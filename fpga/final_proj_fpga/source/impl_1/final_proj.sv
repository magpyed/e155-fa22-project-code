==> flow/design.v <==
module fin_proj_top(
	input logic reset,
	input logic done,
	input logic[3:0] cols,
	output logic[3:0] rows, 
	output logic[3:0] leds,
	output logic crct_pwd,
	output logic incrct_pwd
);
	logic int_osc;
	HSOSC #(.CLKHF_DIV(2'b10))
		hf_osc (.CLKHFPU(1'b1), .CLKHFEN(1'b1), .CLKHF(int_osc));
	main_fsm fsm(int_osc, reset, done, cols, rows, leds, crct_pwd, incrct_pwd);
endmodule
module main_fsm(
	input logic clk,
	input logic reset,
	input logic done,
	input logic[3:0] cols,
	output logic[3:0] rows,
	output logic[3:0] leds,
	output logic crct_pwd,
	output logic incrct_pwd
	);
	typedef enum logic [2:0] {scan, w1, pressed, stillpressed, w2} statetype; 
	statetype state, nextstate;
	logic [3:0] num1, num2, num3, num4;  
	logic [3:0] nextnum; 
	logic [3:0] synched_cols;
	logic [3:0] synched_rows; 
	fourbit_synchronizer synch(clk, cols, synched_cols);
	fourbit_synchronizer synchmatch(clk, rows, synched_rows);
	assign buttonpress = !(&synched_cols);
	logic [31:0] counter;
	logic [31:0] threshold;
	assign threshold = 1000000;  
	logic [3:0] pwd1, pwd2, pwd3, pwd4;
	assign pwd1 = 4'd1;
	assign pwd2 = 4'd2;
	assign pwd3 = 4'd3;
	assign pwd4 = 4'd4;
	logic [3:0] numpressed;  
	always_ff @(posedge clk) begin
		if (reset == 0 || done == 0) begin
			state <= scan;
			num1 <= 4'b0000;
			num2 <= 4'b0000;
			num3 <= 4'b0000;
			num4 <= 4'b0000;
			rows <= 4'b1110;
			counter <= 0;
			numpressed <= 0;
			if (reset == 0) leds <= 4'b0000;
		end
		else begin
			state <= nextstate;
			if (state == scan) begin
				rows <= {rows[2:0], rows[3]};
			end
			if (state == pressed && buttonpress) begin
				num1 <= num2;
				num2 <= num3;
				num3 <= num4;
				num4 <= nextnum;
				numpressed <= numpressed + 1'b1;
			end
			if (state == w1 || state == w2) begin
				if (counter != threshold) counter <= counter + 1;
			end else counter <= 0;
			if (state == stillpressed) rows <= 4'b0000;
			if (state == w2) rows <= 4'b1110;
			if (numpressed == 4) begin
				leds[0] <= (pwd1 != num1);
				leds[1] <= (pwd2 != num2);
				leds[2] <= (pwd3 != num3);
				leds[3] <= (pwd4 != num4);
			end
		end
	end
	always_comb
		case(state)
			scan: 
				if (buttonpress && (numpressed < 4)) nextstate = w1;
				else nextstate = scan;
			w1: 
				if (counter == threshold) nextstate = pressed;
				else nextstate = w1;
			pressed: 
				if (buttonpress) nextstate = stillpressed;
				else nextstate = w2;
			stillpressed: 
				if (buttonpress) nextstate = stillpressed;
				else nextstate = w2;
			w2: 
				if (counter == threshold) nextstate = scan;
				else nextstate = w2;
			default: nextstate = state;
		endcase
	matrix_decoder newnum({synched_rows, synched_cols}, nextnum);
	assign crct_pwd = ((numpressed == 4'd4) && ({pwd1,pwd2,pwd3,pwd4} == {num1,num2,num3,num4}));
	assign incrct_pwd = ((numpressed == 4'd4) && !crct_pwd); 
endmodule
module fourbit_synchronizer(
	input logic clk,
	input logic [3:0] unsynch,
	output logic [3:0] synch
);
	logic [3:0] mid1, mid2;
	always_ff @(posedge clk) begin
		mid1 <= unsynch;
		mid2 <= mid1;
		synch <= mid2;
	end
endmodule
module matrix_decoder(
	input logic [7:0] rowscols,
	output logic [3:0] num
);
	always_comb 
		casez(rowscols)
			8'b1110_0???: num = 4'd14;
			8'b1110_?0??: num = 4'd0;
			8'b1110_??0?: num = 4'd15;
			8'b1110_???0: num = 4'd13;
			8'b1101_0???: num = 4'd7;
			8'b1101_?0??: num = 4'd8;
			8'b1101_??0?: num = 4'd9;
			8'b1101_???0: num = 4'd12;
			8'b1011_0???: num = 4'd4;
			8'b1011_?0??: num = 4'd5;
			8'b1011_??0?: num = 4'd6;
			8'b1011_???0: num = 4'd11;
			8'b0111_0???: num = 4'd1;
			8'b0111_?0??: num = 4'd2;
			8'b0111_??0?: num = 4'd3;
			8'b0111_???0: num = 4'd10;
			8'b????_1111: num = 4'd3;
			default: num = 4'd15;
		endcase
endmodule
==> From RTL to reports: main_fsm <==
What the tools print for main_fsm, step after step.
Lines are those of the file above, counted from 1.
Operators: Yosys type, input widths -> output width; for muxes data width and select width s.
Library cell names are shortened.
{ "design": {"top": "main_fsm", "clk_port": "clk", "library": "sky130hd", "lib_corner": "tt_025C_1v80"} }

==> Word level <==
Yosys after proc, flatten, opt, wreduce and memory -nomap, before mapping. Memory bits, and registers merged into a memory's read port (data or address), are not among the register bits. Print and check cells are not counted. Equal cells are merged and count once.
{ "word_totals": {"ff_bits": 87, "out_inout_bits": 10} }
{ "classes": {"add_sub_neg": 2, "cmp": 1, "equal": 30, "mux": 29, "bitwise": 3, "reduce_logical": 18} }
{ "ops": {"columns": ["operator", "count"], "rows": [
  ["$eq 5x5->1 const B", 12],
  ["$mux 4", 11],
  ["$add 32x1->32 const B", 1],
  ["$eq 32x20->1 const B", 1],
  ["$ne 32x20->1 const B", 1],
  ["$pmux 4 s2", 4],
  ["$eq 5x4->1 const B", 4],
  ["$eq 13x16->1 const A", 1],
  ["$pmux 3 s4", 1],
  ["$mux 1", 10],
  ["$ne 2x4->1 const A", 2],
  ["$reduce_or 2->1", 3],
  ["$eq 3x2->1 const B", 2],
  ["$mux 3", 2],
  ["$logic_and 1x1->1", 4],
  ["$ne 1x4->1 const A", 1],
  ["$reduce_bool 2->1", 2],
  ["$ne 3x4->1 const A", 1],
  ["$add 4x1->4 const B", 1],
  ["$lt 4x3->1 const B", 1],
  ["$eq 4x3->1 const B", 1],
  ["$eq 4x4->1 const B", 1],
  ["$reduce_and 4->1", 1],
  ["$reduce_bool 4->1", 1],
  ["$not 1->1", 3],
  ["$eq 3x1->1 const B", 1],
  ["$eq 3x3->1 const B", 1],
  ["$logic_not 3->1", 1]
]} }
Other operator kinds: 6; their cells: 8.

==> Logic depth <==
Longest topological path by Yosys (ltp), each cell counted once; first at word level (registers and memories cut), then after technology mapping (sequential cells cut; the memories' decode and read muxes count).
{ "logic_depth": {"ltp_word": 14, "ABC_AREA": 0, "mapped_depth": 7, "depth_no_buf": 7} }

==> After synthesis <==
The flow's flattened synthesis, as Yosys stat reports it; memories are mapped. The netlist is that of the ABC_AREA named above (0 if unset); the other value can give another one.
{ "mapped": {"stdcells": 403, "mapped_area_um2": 3676.0, "ffs": 89, "n_buf": 19} }
{ "by_type": {"columns": ["type", "count"], "rows": [
  ["dfxtp_1", 85],
  ["xor2_1", 24],
  ["nor2_1", 52],
  ["nand2_1", 40],
  ["edfxtp_1", 4],
  ["nand4_1", 18],
  ["a21oi_1", 21],
  ["nand3_1", 16],
  ["o21ai_0", 15],
  ["mux2i_1", 7],
  ["xnor2_1", 8],
  ["and3_1", 8],
  ["ha_1", 4],
  ["nor4b_1", 5],
  ["clkbuf_1", 11],
  ["nor3_1", 8],
  ["o211ai_1", 5],
  ["inv_1", 9]
]} }
Other cell types: 28; their cells: 63.
By module: a second synthesis without flattening, with its own total; a netlist apart from the flattened one above.
{ "unflattened": {"cells_unflattened": 423, "area_unflattened_um2": 3742.3} }
Rows give one instance, submodules left out.
{ "modules": {"columns": ["mod", "n_inst", "n_cells", "area_um2"], "rows": [
  ["main_fsm", 1, 347, 2922.8],
  ["fourbit_synchronizer", 2, 12, 240.2],
  ["matrix_decoder", 1, 52, 339.1]
]} }

==> Path before layout <==
Path of least setup slack by OpenSTA after synthesis, without wires, with an ideal clock, recovery checks aside; 20% of the period is set as input and as output delay. Where synthesis merged equal registers, the netlist keeps one of their names.
{ "synth_path": {"kind": "register -> register", "startpoint": "register counter[0]", "endpoint": "register counter[2]", "tclk_ns": 1.86, "launch_ns": 0.000, "arrival_time_ns": 1.473, "required_ns": 1.789, "slack_ns": 0.316, "delay_ns": 1.544, "stages": 8, "synth_period_reached_ns": 1.544} }
"delay_ns" is the arrival time less input delay plus setup time.
"stages": output pins that drive a net of the path, with the launching flip-flop's if there is one; two outputs of one cell count as two.
"synth_period_reached_ns" = period - worst setup slack (recovery checks aside). The figure is calculated, with input and output delays left at 20% of the set period.
Between the ends stands the longest chain of elaborated cells between them, by number of cells; it is not shown to be the way that was timed. Of several equally long chains one is given.
A line is the first line of the expression or statement that the cell stems from. Yosys adds cells for indexed reads and writes and turns some case tables into memories.
A register here has more assigning lines than the two given.
{ "synth_via": {"cell_sequence": "dfxtp_1 -> inv_1 -> ha_1 -> nor4b_1 -> nand3_1 -> nor3_4 -> or3b_2 -> a21oi_1", "elab_chain_len": 1} }
{ "synth_lines": {"columns": ["item", "line", "rtl"], "rows": [
  ["from (decl)", 34, "logic [31:0] counter;"],
  ["from (assign)", 51, "counter <= 0;"],
  ["from (assign)", 68, "if (counter != threshold) counter <= counter + 1;"],
  ["$add 32x1->32", 68, null],
  ["to (assign)", 68, null],
  ["to (assign)", 69, "end else counter <= 0;"],
  ["to (decl)", 34, null]
]} }

==> Worst path after layout <==
From the final timing report of stored run 1: the path of least setup slack in the routed layout; clock arrival at registers is part of the times.
{ "layout_path": {"kind": "register -> output", "startpoint": "register num4[1]", "endpoint": "output port incrct_pwd", "tclk_ns": 1.23, "launch_ns": 0.35, "arrival_time_ns": 1.50, "required_ns": 0.98, "slack_ns": -0.51, "stages": 6} }
Between the ends stands the longest chain of elaborated cells between them, by number of cells; it is not shown to be the way that was timed. Of several equally long chains one is given.
{ "layout_via": {"cell_sequence": "dfxtp_2 -> nor4b_4 -> buf_4 -> nand4_1 -> nor2b_1 -> buf_2", "elab_chain_len": 4} }
{ "layout_lines": {"columns": ["item", "line", "rtl"], "rows": [
  ["from (decl)", 27, "logic [3:0] num1, num2, num3, num4;"],
  ["from (assign)", 49, "num4 <= 4'b0000;"],
  ["from (assign)", 64, "num4 <= nextnum;"],
  ["$eq 13x16->1", 100, "assign crct_pwd = ((numpressed == 4'd4) && ({pwd1,pwd2,pwd3,pwd4} == {num1,num2,num3,num4}));"],
  ["$logic_and 1x1->1", 100, null],
  ["$logic_not 1->1", 101, "assign incrct_pwd = ((numpressed == 4'd4) && !crct_pwd);"],
  ["$logic_and 1x1->1", 101, null],
  ["to (decl)", 23, "output logic incrct_pwd"]
]} }

## Implementation results

Stored flow runs of main_fsm (2 of them; Yosys, OpenROAD, sky130hd). They differ in their settings and are not a sequence. Constraints: input delay and output delay 20% of the set period each, output load 0.01 pF.
"achieved_clock_period_ns" = clock period - worst setup slack. The figure is calculated, with input and output delays left at 20% of the set period.
By "critical_path_time_ns" is meant the share of the clock period that the worst setup path is allowed (20% is reserved at inputs, 20% at outputs), minus its slack. Clock arrival times at its registers enter into it.
"final_power_mw" is the tool's figure for a default switching activity; nothing was simulated.
[
  {
    "run": "stored run 1",
    "settings": { "period_ns": 1.23, "CAP_MARGIN": 20, "CORE_MARGIN": 2, "CORE_UTILIZATION": 40, "SLEW_MARGIN": 20 },
    "results": { "dieArea_um2": 9973.0, "setup_worst_slack_ns": -0.512, "synth_area_um2": 3676.0, "timing.hold.ws_ns": 0.322, "achieved_clock_period_ns": 1.742, "tns_setup_ns": -10.100, "final_power_mw": 5.341, "critical_path_time_ns": 1.50, "critical_path_kind": "register -> output", "util_pct": 66.9, "cell_area_final_um2": 5888.1 }
  },
  {
    "run": "stored run 2",
    "settings": { "period_ns": 1.93, "CORE_UTILIZATION": 39, "SETUP_SLACK_MARGIN": 0.08, "PLACE_DENSITY": 0.57, "CORE_MARGIN": 5, "CELL_PAD_IN_SITES_DETAIL_PLACEMENT": 2, "TNS_END_PERCENT": 65, "CTS_CLUSTER_SIZE": 78, "CAP_MARGIN": 20, "SLEW_MARGIN": 20 },
    "results": { "dieArea_um2": 11467.2, "setup_worst_slack_ns": -0.098, "synth_area_um2": 3676.0, "timing.hold.ws_ns": 0.331, "achieved_clock_period_ns": 2.028, "tns_setup_ns": -0.179, "final_power_mw": 3.688, "critical_path_time_ns": 1.64, "critical_path_kind": "register -> output", "util_pct": 49.1, "cell_area_final_um2": 4511.8 }
  }
]
